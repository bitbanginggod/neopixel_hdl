==> flow/design.v <==
`timescale 1ns / 1ps
module transmitter #(
    parameter T0H = 30,
    parameter T1H = 60,
    parameter T0L = 90,
    parameter T1L = 60,
    parameter TRST = 8000,
    parameter pixel_width = 24
) (
    input wire clk,
    input wire reset,
    input wire ready_in,
    input wire [pixel_width -1 : 0] pixelData,
    output reg ready_out,
    output reg data_out
);
    localparam Ready = 0; 
    localparam WaitingForHandShake = 1;
    localparam PixelHigh = 2;
    localparam PixelLow = 3;
    localparam Reset = 4;
    reg[2:0] state;
    integer index;
    integer counter;
    integer threshold;
    reg [pixel_width -1 : 0] currentPixelData;
    initial begin
        state = Ready;
        index = 0;
        counter = 0;
        threshold = 0;
        currentPixelData = 0;
    end
    always @ (posedge clk) begin
        case (state)
            Ready: begin
                state <= WaitingForHandShake;
                ready_out <= 1;
            end
            WaitingForHandShake: begin
                if (ready_in == 1) begin
                    if (reset == 1) begin
                        state <= Reset;
                        ready_out <= 0;
                        index <= 0;
                        counter <= 0;
                        currentPixelData <= 0;
                    end else begin
                        state <= PixelHigh;
                        currentPixelData <= pixelData;
                        ready_out <= 0;
                        index <= 0;
                        counter <= 0;
                    end
                end else begin
                    state <= WaitingForHandShake;
                end
            end
            PixelHigh: begin 
                if (counter >= threshold) begin
                    state <= PixelLow;
                    counter <= 0;
                end else begin
                    state <= PixelHigh;
                    counter <= counter + 1;
                end
            end
            PixelLow: begin 
                if (counter >= threshold) begin
                    index <= index + 1;
                    if (index >= (pixel_width - 1)) begin
                        state <= Ready;
                        counter <= 0;
                    end else begin
                        state <= PixelHigh;
                        counter <= 0;
                        currentPixelData <= currentPixelData << 1;
                    end
                end else begin
                    state <= PixelLow;
                    counter <= counter + 1;
                end
            end
            Reset: begin 
                if (counter == threshold) begin
                    state <= Ready;
                    counter <= 0;
                end else begin
                    state <= Reset;
                    counter <= counter + 1;
                end
            end
        endcase
    end
    always @ (posedge clk) begin
        case (state)
            PixelHigh: begin
                threshold <= currentPixelData[(pixel_width - 1)] == 1'b0 ? T0H : T1H;
                data_out <= 1;
            end
            PixelLow: begin
                threshold <= currentPixelData[(pixel_width - 1)] == 1'b0 ? T0L : T1L;
                data_out <= 0;
            end
            Reset: begin
                threshold <= TRST;
                data_out <= 0;
            end
            default: begin
                threshold <= threshold;
                data_out <= data_out;
            end
        endcase
    end
endmodule
module led_controller # (
    parameter T0H = 30,
    parameter T1H = 60,
    parameter T0L = 90,
    parameter T1L = 60,
    parameter TRST = 8000,
    parameter ADDR_WIDTH = 32,
    parameter PIXEL_WIDTH = 24,
    parameter PIXEL_OFFSET = 4
)(
        input wire clk,
        input wire aresetn,
        input wire [ADDR_WIDTH - 1:0] dout,
        output reg [ADDR_WIDTH - 1:0] addr,
        output reg en,
        output wire led_data,
        output reg [3:0]web,
        output reg rst
    );
    localparam Idle = 0;
    localparam RequestPixelCount = 1;
    localparam WaitForPixelCount = 2;
    localparam SetPixelCount = 3;
    localparam IsValidToContinue = 4;
    localparam WaitForPixelValue = 5;
    localparam GetPixelValue = 6;
    localparam WaitForHandShake = 7;
    localparam ShakeHand = 8;
    localparam AdvanceState = 9;
    reg [3:0] state;
    reg [PIXEL_WIDTH -1 : 0] nextPixelData;
    reg [ADDR_WIDTH -1 : 0] pixelCount;
    reg [ADDR_WIDTH -1 : 0] pixelIndex;
    reg handshake;
    reg set_reset;
    wire handshake_in;
    initial begin
        state = Idle;
        pixelCount = 0;
        addr = 0;
        pixelIndex = 0;
        set_reset = 0;
        handshake = 0;
    end
    transmitter #(.T0H(T0H), .T1H(T1H), .T0L(T0L), .T1L(T1L), .TRST(TRST), .pixel_width(PIXEL_WIDTH)) transmitter_int(
        .clk(clk),
        .reset(set_reset),
        .ready_in(handshake),
        .pixelData(nextPixelData),
        .ready_out(handshake_in),
        .data_out(led_data)
    );
    always @ (posedge clk) begin
        rst <= 0;
        web <= 0;
    end
    always @ (posedge clk) begin
        if (aresetn == 1'b0) begin
            state <= Idle;
            addr <= 0;
            en <= 0;
            pixelCount <= 0;
            nextPixelData <= 0;
            set_reset <= 0;
            handshake <= 0;
            pixelIndex <= 0;
        end else begin
            case (state)
                Idle: begin
                    state <= RequestPixelCount;
                end
                RequestPixelCount: begin
                    addr <= 0;
                    en <= 1;
                    state <= WaitForPixelCount;
                end
                WaitForPixelCount: begin
                    en <= 0;
                    state <= SetPixelCount;
                end
                SetPixelCount: begin
                    pixelCount <= dout;
                    state <= IsValidToContinue;
                end
                IsValidToContinue: begin
                    if (pixelCount == 0) begin
                        state <= RequestPixelCount;
                    end else if (pixelIndex >= pixelCount) begin
                        state <= WaitForHandShake;
                        set_reset <= 1;
                    end else begin
                        addr <= addr + PIXEL_OFFSET;
                        en <= 1;
                        state <= WaitForPixelValue;
                    end
                end
                WaitForPixelValue: begin
                    state <= GetPixelValue;
                    en <= 0;
                end
                GetPixelValue: begin
                    state <= WaitForHandShake;
                    nextPixelData <= dout[PIXEL_WIDTH -1 : 0];
                end
                WaitForHandShake: begin
                    if (handshake_in == 1) begin
                        state <= ShakeHand;
                        handshake <= 1;
                    end else begin
                        state <= WaitForHandShake;
                        handshake <= 0;
                    end
                end
                ShakeHand: begin
                    if (handshake_in == 0) begin
                        state <= AdvanceState;
                        handshake <= 0;
                    end else begin
                        state <= ShakeHand;
                        handshake <= 1;
                    end
                end
                AdvanceState: begin
                    if (set_reset == 1) begin
                        state <= RequestPixelCount;
                        pixelIndex <= 0;
                        set_reset <= 0;
                    end else begin
                        state <= IsValidToContinue;
                        pixelIndex <= pixelIndex + 1;
                    end
                end
            endcase
        end
    end
endmodule
-- Tool chain data of led_controller
What the tools print for led_controller, step after step.
Line numbers count from 1 in the design file above.
Operators: Yosys type, input widths -> output width; for muxes data width and select width s.
Cell names lack the library's common part.
The mark - stands for no value.
- top module: led_controller
- clock: clk
- cell library: sky130hd
- corner: tt_025C_1v80

-- Word level
Yosys after proc, flatten, opt, wreduce and memory -nomap, before mapping. Memory bits, and registers merged into a memory's read port (data or address), are not among the register bits. Print and check cells are not counted.
- bits in registers at 252
- bits of input ports at 34
- output and inout port bits at 39
- noted elaborated cells: 109
- $add $sub $neg: 4
- noted magnitude comparators: 3
- equal/unequal tests: 20
- noted muxes and demuxes: 42
- reductions and logical operators: 25
- operator list (cell ; count):
    $mux 32 ; 7
    $pmux 32 s3 ; 2
    $pmux 32 s2 ; 2
    $mux 24 ; 4
    $add 32x2->32 const B ; 2
    $ge 32x32->1 ; 2
    $pmux 24 s2 ; 1
    $pmux 4 s10 ; 1
    $add 32x1->32 const B ; 1
    $add 32x3->32 const B ; 1
    $eq 32x32->1 ; 1
    $ge 32x6->1 const B ; 1
    $logic_not 32->1 ; 1
    $mux 3 ; 6
    $eq 4x3->1 const B ; 4
    $pmux 3 s5 ; 1
    $reduce_bool 2->1 ; 6
    $reduce_and 3->1 ; 4
    $reduce_bool 10->1 ; 1
    $ne 2x2->1 const B ; 5
    $mux 1 ; 9
    $reduce_or 2->1 ; 4
    $eq 4x2->1 const B ; 2
    $eq 4x4->1 const B ; 2
    $mux 7 ; 1
    $eq 3x2->1 const B ; 2
    $reduce_bool 3->1 ; 2
    $mux 6 ; 1
Not listed: further kinds 14, cells in them 18.

-- Longest topological paths
Depth = most cells in a row (Yosys ltp): at word level without a register or memory, in the mapped netlist without a sequential cell, where the memories' decode and read muxes count.
- depth after elaboration: 4
- noted ABC_AREA: 0
- noted mapped depth: 10
- noted depth with buffers taken out: 9

-- Mapped cells and area
Source: synth_stat.txt of the flow (Yosys; design flattened, memories mapped). It holds for the ABC_AREA given above (unset counts as 0); a run with the other value may have another netlist.
The area totals of this step are shown rounded.
- mapped cells: 1287
- cell area after synthesis at 11500 um2
- noted sequential area: 5480 um2
- noted flip-flop cells: 224
- buffers at 58
- cell types (cell type ; count ; total area (um2)):
    edfxtp_1 ; 99 ; 2.97E+03
    dfxtp_1 ; 125 ; 2502.4
    nand2_1 ; 234 ; 878.342
    ha_1 ; 47 ; 588.064
    nor2_1 ; 139 ; 521.75
    xor2_1 ; 52 ; 455.437
    a21boi_0 ; 59 ; 442.925
    nand3_1 ; 71 ; 355.341
    xnor2_1 ; 39 ; 341.578
    nand4_1 ; 43 ; 269.008
    a21oi_1 ; 49 ; 245.235
    inv_1 ; 61 ; 228.97
    clkbuf_1 ; 44 ; 165.158
    nor4_1 ; 22 ; 137.632
    and4_1 ; 15 ; 131.376
    and3_1 ; 19 ; 118.864
    o21ai_0 ; 21 ; 105.101
    nor3_1 ; 19 ; 95.091
Other cell types: 45; their cells: 129.
The figures by module come from a second, unflattened synthesis with its own total; it is not the netlist above.
- cell total of the unflattened synthesis: 1305
- area total of the unflattened synthesis at 11800 um2
Each row is one instance without its submodules.
- by module (module ; times used ; cells ; area (um2) ; sequential area (um2)):
    led_controller ; 1 ; 785 ; 6380 ; 2500
    transmitter ; 1 ; 520 ; 5420 ; 2970

-- Path before layout
Path of least setup slack by OpenSTA after synthesis, without wires, with an ideal clock, recovery checks aside; 20% of the period is set as input and as output delay. Where synthesis merged equal registers, the netlist keeps one of their names.
- path type: reg-to-reg
- from: reg transmitter_int.counter[2]
- to: reg transmitter_int.currentPixelData[0]
- noted clock period: 5.15 ns
- library setup time: 0.438 ns
- time at the first pin at 0.000 ns
- noted arrival time: 3.334 ns
- data required time: 4.712 ns
- noted path slack: 1.378 ns
- noted path delay: 3.772 ns
- stages at 9
- path buffers at 0
- synthesis period reached at 3.772 ns
"path delay" is the arrival time less input delay plus setup time.
"stages" counts driving pins, that of a launching flip-flop among them; a cell with two outputs on the path counts twice.
"synthesis period reached" = period - worst setup slack (recovery checks aside). The figure is calculated, with input and output delays left at 20% of the set period.
The rows between start and end are the longest chain of elaborated cells between them; the timing report does not say that the signal goes this way. Where chains are equally long, one stands for them.
Each line given opens the expression or statement behind the cell; cells for indexed reads and writes are added by Yosys, which also makes memories of some case tables.
At most two assigning lines are given for a register; there are more.
The path ends at the enable pin of a flip-flop; only ways to that pin are counted.
- cell sequence: edfxtp_1 -> ha_1 -> nor2b_1 -> o21a_1 -> o21ai_0 -> a31o_2 -> a31oi_1 -> nand2_1 -> o21ai_0
- noted cells in the longest elaborated chain: 3
- elaborated cells on any way between the ends: 3
- classes of those cells: 1 x compare; 1 x eq/ne; 1 x reduce/logical
- ends and longest elaborated chain, after synthesis (item ; line ; source):
    from (decl) ; 24 ; integer counter;
    from (assign) ; 65 ; counter <= counter + 1;
    from (assign) ; 81 ; counter <= counter + 1;
    $ge 32x32->1 ; 69 ; if (counter >= threshold) begin
    $ne 2x1->1 ; - ;
    $reduce_and 4->1 ; - ;
    to (assign) ; 50 ; currentPixelData <= pixelData;
    to (assign) ; 77 ; currentPixelData <= currentPixelData << 1;
    to (decl) ; 26 ; reg [pixel_width -1 : 0] currentPixelData;

-- Path in the finished layout
Path of least setup slack in the final report of job 1 (OpenROAD, finished layout, wires in). Where an end is a register, its clock arrival counts in the times.
- path type: reg-to-reg
- from: reg pixelIndex[0]
- to: reg addr[14]
- noted clock period: 3.4 ns
- library setup time: 0.08 ns
- time at the first pin at 0.52 ns
- noted arrival time: 3.42 ns
- data required time: 3.84 ns
- noted path slack: 0.42 ns
- stages at 10
- path buffers at 0
The rows between start and end are the longest chain of elaborated cells between them; the timing report does not say that the signal goes this way. Where chains are equally long, one stands for them.
At most two assigning lines are given for a register; there are more.
- cell sequence: dfxtp_1 -> inv_1 -> ha_1 -> nand2b_1 -> a2111oi_0 -> or4_4 -> a41oi_4 -> o21a_4 -> or4_1 -> a21oi_1
- noted cells in the longest elaborated chain: 4
- elaborated cells on any way between the ends: 6
- source lines of those cells: 3
- classes of those cells: 1 x compare; 1 x eq/ne; 3 x mux; 1 x reduce/logical
- ends and longest elaborated chain, post-layout (item ; line ; source):
    from (decl) ; 148 ; reg [ADDR_WIDTH -1 : 0] pixelIndex;
    from (assign) ; 181 ; pixelIndex <= 0;
    from (assign) ; 245 ; pixelIndex <= pixelIndex + 1;
    $ge 32x32->1 ; 203 ; end else if (pixelIndex >= pixelCount) begin
    $mux 32 ; 203 ;
    $mux 32 ; 201 ; if (pixelCount == 0) begin
    $pmux 32 s2 ; 183 ; case (state)
    to (assign) ; 188 ; addr <= 0;
    to (assign) ; 207 ; addr <= addr + PIXEL_OFFSET;
    to (decl) ; 129 ; output reg [ADDR_WIDTH - 1:0] addr,

## Implementation results

Settings and measured results of 2 stored flow runs for module led_controller (sky130hd), not sorted in any way. The constraints put input and output delay at 20% of the set period each and load the outputs with 0.01 pF.
"achieved period" means the clock period less the worst setup slack. The figure is calculated, with input and output delays left at 20% of the set period.
"worst path time" is the time allowed to the run's worst setup path (the clock period less input and output delay, where it has them) less its slack. Clock arrival times count: a late capture clock shortens it, a late launch clock lengthens it.
"power consumption" rests on the timing tool's default activity at the inputs, not on a simulated workload.
Measured values are rounded.

Job 1

==> flow/run.sh <==
#!/bin/bash
# the make line also repeats the synthesis and layout settings of config.mk as NAME=value (left out here)
make -C /OpenROAD-flow-scripts/flow DESIGN_CONFIG=/design/flow/config.mk WORK_HOME=/design/flow/orfs CLKGATE_MAP_FILE= finish
==> flow/config.mk <==
export PLATFORM = sky130hd
export DESIGN_NAME = led_controller
export DESIGN_NICKNAME = led_controller
export VERILOG_FILES = /design/flow/design.v
export SDC_FILE = /design/flow/constraint.sdc
export NUM_CORES = 4
export LEC_CHECK = 0
export ABC_AREA = 0
export CAP_MARGIN = 20
export CELL_PAD_IN_SITES_DETAIL_PLACEMENT = 1
export CORE_MARGIN = 2
export CORE_UTILIZATION = 45
export GPL_ROUTABILITY_DRIVEN = 1
export SETUP_SLACK_MARGIN = -0.2
export SLEW_MARGIN = 5
export TNS_END_PERCENT = 85
==> flow/constraint.sdc <==
create_clock -name core_clock -period 3.4 [get_ports {clk}]
set_input_delay 0.6800 -clock core_clock [delete_from_list [all_inputs] [get_ports {clk}]]
set_output_delay 0.6800 -clock core_clock [all_outputs]
set_load 0.01 [all_outputs]

Measured in job 1:
- post-route utilization at 53.2%
- achieved period: 2.981 ns
- area of the synthesized netlist at 11500 um2
- die area: 26900 um2
- std-cell area (final layout) at 13400 um2
- worst slack on setup checks: 0.419 ns
- worst hold slack in the final report: 0.465 ns
- power consumption at 6010 µW
- total negative slack: 0.000 ns
- noted the worst path time: 2.98 ns
- class of the worst setup path: reg-to-reg

Job 2

==> flow/run.sh <==
#!/bin/bash
# the make line also repeats the synthesis and layout settings of config.mk as NAME=value (left out here)
make -C /OpenROAD-flow-scripts/flow DESIGN_CONFIG=/design/flow/config.mk WORK_HOME=/design/flow/orfs CLKGATE_MAP_FILE= finish
==> flow/config.mk <==
export PLATFORM = sky130hd
export DESIGN_NAME = led_controller
export DESIGN_NICKNAME = led_controller
export VERILOG_FILES = /design/flow/design.v
export SDC_FILE = /design/flow/constraint.sdc
export NUM_CORES = 4
export LEC_CHECK = 0
export CAP_MARGIN = 20
export CORE_MARGIN = 2
export CORE_UTILIZATION = 45
export SLEW_MARGIN = 20
==> flow/constraint.sdc <==
create_clock -name core_clock -period 4.23 [get_ports {clk}]
set_input_delay 0.8460 -clock core_clock [delete_from_list [all_inputs] [get_ports {clk}]]
set_output_delay 0.8460 -clock core_clock [all_outputs]
set_load 0.01 [all_outputs]

Measured in job 2:
- std-cell area (final layout) at 13300 um2
- achieved period: 2.866 ns
- power consumption at 4720 µW
- noted the worst path time: 2.87 ns
- class of the worst setup path: reg-to-reg
- total negative slack: 0.000 ns
- area of the synthesized netlist at 11500 um2
- worst slack on setup checks: 1.36 ns
- post-route utilization at 52.8%
- worst hold slack in the final report: 0.460 ns
- die area: 26900 um2
